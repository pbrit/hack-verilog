==> flow/design.v <==
module hack_bit(in,enable,clk,out);
  input   in,enable,clk;
  output  out;
  reg     out;
  always @(posedge clk) begin
    if (enable) begin
      out <= in;
    end 
  end
endmodule
module hack_register(in,enable,clk,out);
  input   [15:0]  in;
  input           enable, clk;
  output  [15:0]  out;
  genvar i;
  generate 
    for (i = 0; i < 16; i = i+1) begin
      hack_bit inst (in[i], enable, clk, out[i]);
    end
  endgenerate
endmodule
# ---- From RTL to reports: hack_register
# The steps from the RTL of hack_register to its reports follow in flow order.
# Lines are those of the file above, counted from 1.
# Operators: Yosys type, input widths -> output width; for muxes data width and select width s.
# Cell names lack the library's common part.
# The mark -- stands for no value.
dict set report inputs {
  design {hack_register}
  clk_port {clk}
  lib {sky130hd}
  lib_corner {tt_025C_1v80}
}

# ---- Word-level counts
# Yosys after proc, flatten, opt, wreduce and memory -nomap, before mapping. Enables and synchronous resets that opt folds into registers are not counted as muxes. Memory bits, and registers merged into a memory's read port (data or address), are not among the register bits. Print and check cells are not counted. Equal cells are merged and count once.
dict set report word_totals {
  elab_cells 16
  romBits 0
  ramBits 0
  register_bits 16
  latch_bits 0
  clocked_rd_ports_x_width 0
  mem_count 0
}
dict set report classes {
  div_mod_pow 0
  mul 0
  shifts 0
  muxes 0
  add_sub_neg 0
  equal 0
  bitwise 0
  cmp 0
  n_reduce_logical 0
}

# ---- Logic depth
# Depth = most cells in a row (Yosys ltp): at word level without a register or memory, in the mapped netlist without a sequential cell, where the memories' decode and read muxes count.
dict set report depth {
  depth_word 0
  abc_area 0
  mapped_depth 1
  ltp_nobuf 0
}

# ---- Mapped cells and area
# Source: synth_stat.txt of the flow (Yosys; design flattened, memories mapped). It holds for the ABC_AREA given above (unset counts as 0); a run with the other value may have another netlist.
# type n type_area_um2
set by_type {}
lappend by_type {edfxtp_1 16 480.461}
lappend by_type {buf_4 16 120.115}
dict set report synth_totals {
  sequential_area_um2 480.5
  area_um2 600.6
  flip_flops 16
  mapped_cells 32
  buffers 16
}
# By module: a second synthesis without flattening, with its own total; a netlist apart from the flattened one above.
dict set report unflattened {
  hier_cells 16
  hier_area_um2 480.5
}
# Rows give one instance, submodules left out.
# module n_cells n_inst seq_area_um2 mod_area_um2
set modules {}
lappend modules {hack_bit 1 16 30.0 30.0}
lappend modules {hack_register 0 1 0.0 0.0}

# ---- Timing after synthesis
# Source: OpenSTA report_checks on the synthesized netlist (no wires, ideal clock, input and output delay 20% of the period each), path of least setup slack; recovery checks are left aside. Register names are those of the netlist, which keeps one name where synthesis merged equal registers.
dict set report synth_path {
  kind {reg-to-output}
  startpoint {register genblk1[0].inst.out}
  endpoint {output port out[0]}
  clock_period_ns 0.573
  setup_slack_ns -0.017
  out_delay_ns 0.115
  path_delay_ns 0.476
  t_arrival_ns 0.476
  stages 2
  period_less_setup_slack_ns 0.59
}
# "path_delay_ns" is the arrival time less input delay plus setup time.
# At an output port there is no setup time.
# "stages" counts driving pins, that of a launching flip-flop among them; a cell with two outputs on the path counts twice.
# "period_less_setup_slack_ns" = period - worst setup slack (recovery checks aside). The figure is calculated, with input and output delays left at 20% of the set period.
dict set report synth_via {
  cell_sequence {edfxtp_1 -> buf_4}
  elab_chain_cells 0
}
# item line_no
set synth_rtl {}
lappend synth_rtl {{start: declaration} 3} ;# output  out;
lappend synth_rtl {{start: assignment} 7} ;# out <= in;
lappend synth_rtl {{end: declaration} 14} ;# output  [15:0]  out;

# ---- Path in the finished layout
# From the final timing report of stored run 1: the path of least setup slack in the routed layout; clock arrival at registers is part of the times.
dict set report layout_path {
  kind {reg-to-output}
  startpoint {register genblk1[14].inst.out}
  endpoint {output port out[14]}
  t_arrival_ns 0.80
  clock_period_ns 0.663
  setup_slack_ns -0.27
  out_delay_ns 0.13
  stages 2
}
dict set report layout_via {
  cell_sequence {edfxtp_1 -> buf_2}
  elab_chain_cells 0
}
# item line_no
set layout_rtl {}
lappend layout_rtl {{start: declaration} 3} ;# output  out;
lappend layout_rtl {{start: assignment} 7} ;# out <= in;
lappend layout_rtl {{end: declaration} 14} ;# output  [15:0]  out;

# Stored flow runs of hack_register (2 of them; Yosys, OpenROAD, sky130hd). They differ in their settings and are not a sequence. Constraints: input delay and output delay 20% of the set period each, output load 0.01 pF.
# "achieved_period_ns" = clock period - worst setup slack. The figure is calculated, with input and output delays left at 20% of the set period.
# "timing.worst_path_ns" means the part of the period allowed to the worst setup path (the constraints hold back 20% at inputs and 20% at outputs) less its slack; where the path has registers, the arrival times of their clocks count too.
# "design_power_w" rests on the timing tool's default activity at the inputs, not on a simulated workload.
run="stored run 1" settings period_ns=0.663 SETUP_SLACK_MARGIN=0.11 CAP_MARGIN=20 CORE_MARGIN=2 CORE_UTILIZATION=40 SLEW_MARGIN=20
run="stored run 1" results timing.worst_path_ns=0.80 critical_path_type="reg-to-output" design_power_w=0.001939 final_cell_area_um2=802.0 final_hold_ws_ns=0.352 worstSetupSlack_ns=-0.270 utilization_frac=0.594 ys_area_um2=600.6 final_setup_tns_ns=-3.979 achieved_period_ns=0.933 total_die_area_um2=1827.6
run="stored run 2" settings period_ns=0.611 CORE_UTILIZATION=42 SETUP_SLACK_MARGIN=0.07 PLACE_DENSITY_LB_ADDON=0.12 CORE_ASPECT_RATIO=0.87 CORE_MARGIN=8 CELL_PAD_IN_SITES_GLOBAL_PLACEMENT=2 CELL_PAD_IN_SITES_DETAIL_PLACEMENT=1 GPL_TIMING_DRIVEN=0 CTS_CLUSTER_DIAMETER=29 CAP_MARGIN=40 MIN_ROUTING_LAYER="met1" MAX_ROUTING_LAYER="met4" SLEW_MARGIN=20
run="stored run 2" results timing.worst_path_ns=0.81 critical_path_type="reg-to-output" design_power_w=0.002184 final_cell_area_um2=847.1 final_hold_ws_ns=0.282 worstSetupSlack_ns=-0.324 utilization_frac=0.648 ys_area_um2=600.6 final_setup_tns_ns=-4.867 achieved_period_ns=0.935 total_die_area_um2=2898.8
